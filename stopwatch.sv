==> flow/design.v <==
module stopwatch(
    input  wire clk,
    input  wire start,
    input  wire pause,
    input  wire restart,
    output reg [31:0] count
);
    reg running;
    initial begin
        count   = 0;
        running = 0;
    end
    always @(posedge clk) begin
        if (restart) begin
            count   <= 0;
            running <= 0;
        end
        else if (start) begin
            running <= 1;
        end
        else if (pause) begin
            running <= 0;
        end
        if (running) begin
            count <= count + 1;
        end
    end
endmodule
* Tool chain data of stopwatch
Tool output for the design above, in the order of the flow. Lines are those of the file above, counted from 1. A cell with - has no value.
Design: top module stopwatch, clock port clk, cell library sky130hd, library corner tt_025C_1v80

* Word-level counts
Counts by Yosys on the flattened word-level netlist (proc, flatten, opt, wreduce; memories kept). Register bits leave out memories and registers merged into their read ports (data or address). Print and check cells are left out. Cells with the same type and inputs are merged into one.
Storage and ports: register bits after elaboration 33, bits in latches 0, memory bits (writable) 0, bits in read-only memories 0, word width x clocked read ports 0, memory cells 0, input bits 4, output and inout port bits 32, elaborated cells 9
Operators by class: add/sub/neg operators 1, multipliers 0, div/mod/pow operators 0, $lt $le $gt $ge 0, equality and inequality tests 0, shift operators 0, mux-type cells 4, bitwise logic cells 0, reductions and logical operators 2
Operator list (number):
- 32-bit 2-to-1 mux | 2
- 32-bit by 1-bit adder with 32-bit output (second input constant) | 1
- 2-bit nonzero test | 2
- 1-bit 2-to-1 mux | 2

* Longest topological paths
Depth = most cells in a row (Yosys ltp): at word level without a register or memory, in the mapped netlist without a sequential cell, where the memories' decode and read muxes count.
Logic depth: depth after elaboration 2, ABC_AREA 0, gate-level depth with buffers 6, depth with buffers taken out 5

* After synthesis
Yosys stat after the flow's synthesis: flattened, memories mapped to cells. It holds for the ABC_AREA given above (unset counts as 0); a run with the other value may have another netlist. Totals and module areas in this step are rounded.
Cells by type:
- sky130_fd_sc_hd__edfxtp_1 | number 32, area in all 960.922 µm²
- sky130_fd_sc_hd__o31ai_1 | number 13, area in all 97.594 µm²
- sky130_fd_sc_hd__a21oi_1 | number 19, area in all 95.091 µm²
- sky130_fd_sc_hd__or4_1 | number 12, area in all 90.086 µm²
- sky130_fd_sc_hd__xor2_1 | number 9, area in all 78.826 µm²
- sky130_fd_sc_hd__nand4_1 | number 12, area in all 75.072 µm²
- sky130_fd_sc_hd__nor2_1 | number 12, area in all 45.043 µm²
- sky130_fd_sc_hd__nand3_1 | number 8, area in all 40.038 µm²
- sky130_fd_sc_hd__and4_1 | number 4, area in all 35.034 µm²
- sky130_fd_sc_hd__nand2_1 | number 9, area in all 33.782 µm²
- sky130_fd_sc_hd__clkbuf_1 | number 7, area in all 26.275 µm²
- sky130_fd_sc_hd__and2_1 | number 4, area in all 25.024 µm²
- sky130_fd_sc_hd__o21ai_0 | number 5, area in all 25.024 µm²
- sky130_fd_sc_hd__dfxtp_1 | number 1, area in all 20.019 µm²
- sky130_fd_sc_hd__and3_1 | number 3, area in all 18.768 µm²
- sky130_fd_sc_hd__or3_1 | number 3, area in all 18.768 µm²
- sky130_fd_sc_hd__or4_2 | number 2, area in all 17.517 µm²
- sky130_fd_sc_hd__inv_1 | number 4, area in all 15.014 µm²
Other cell types: 15; their cells: 17.
Mapped netlist: standard cells after synthesis 176, mapped area 1900 µm², sequential part of the area 980 µm², flip-flop cells 33, buffer cells 10

* Timing after synthesis
OpenSTA on the mapped netlist: ideal clock, no wires. The path of least setup slack (recovery checks aside). Input and output delay are each 20% of the period. Register names are those of the netlist, which keeps one name where synthesis merged equal registers.
Timing path post-synthesis: path type flip-flop to flip-flop, start point register count[18], end point register count[31], clock period 2290 ps, setup time 146 ps, launch time at the first pin 0 ps, arrival time 1786 ps, data required time 2144 ps, setup slack 358 ps, path delay 1932 ps, driving pins on the path 5, path buffers 0, period reached after synthesis 1932 ps
"path delay" is the arrival time less input delay plus setup time. "driving pins on the path": output pins that drive a net of the path, with the launching flip-flop's if there is one; two outputs of one cell count as two. "period reached after synthesis" = period - worst setup slack (recovery checks aside). The figure is calculated, with input and output delays left at 20% of the set period. Between the ends stands the longest chain of elaborated cells between them, by number of cells; it is not shown to be the way that was timed. Of several equally long chains one is given. Each line given opens the expression or statement behind the cell; cells for indexed reads and writes are added by Yosys, which also makes memories of some case tables.
On the way, post-synthesis: cell sequence sky130_fd_sc_hd__edfxtp_1 > sky130_fd_sc_hd__nand4_2 > sky130_fd_sc_hd__or4_4 > sky130_fd_sc_hd__or4_1 > sky130_fd_sc_hd__a21oi_1, cells in the longest elaborated chain 2, elaborated cells on any way between the ends 2, source lines of those cells 2, classes of those cells add/sub: 1; mux: 1
Ends and longest elaborated chain, post-synthesis:
- from (decl) | line 6 | output reg [31:0] count
- from (assign) | line 15 | count   <= 0;
- from (assign) | line 25 | count <= count + 1;
- 32-bit by 1-bit adder with 32-bit output | line 25
- 32-bit 2-to-1 mux | line 24 | if (running) begin
- to (assign) | line 15
- to (assign) | line 25
- to (decl) | line 6

Add stored flow runs of stopwatch

stopwatch: 2 stored runs of the Yosys and OpenROAD flow on sky130hd. The settings differ; the order carries no meaning. The constraints put input and output delay at 20% of the set period each and load the outputs with 0.01 pF.
[flow run A] settings: period_ns=1.57, CORE_UTILIZATION=42, PLACE_DENSITY_LB_ADDON=0.09, CORE_MARGIN=6, CELL_PAD_IN_SITES_DETAIL_PLACEMENT=2, TNS_END_PERCENT=55, CTS_CLUSTER_SIZE=82, CTS_CLUSTER_DIAMETER=73, CAP_MARGIN=0, MIN_ROUTING_LAYER=met1, SLEW_MARGIN=20
[flow run A] result: did not finish, placement stopped with DPL-0033
[flow run B] settings: period_ns=1.83, CORE_UTILIZATION=49, SETUP_SLACK_MARGIN=-0.09, PLACE_DENSITY_LB_ADDON=0.22, CORE_ASPECT_RATIO=1.62, CORE_MARGIN=10, CELL_PAD_IN_SITES_GLOBAL_PLACEMENT=0, CELL_PAD_IN_SITES_DETAIL_PLACEMENT=2, TNS_END_PERCENT=50, ABC_AREA=1, CAP_MARGIN=10, SLEW_MARGIN=35, MAX_ROUTING_LAYER=met5
[flow run B] result: did not finish, placement stopped with DPL-0033
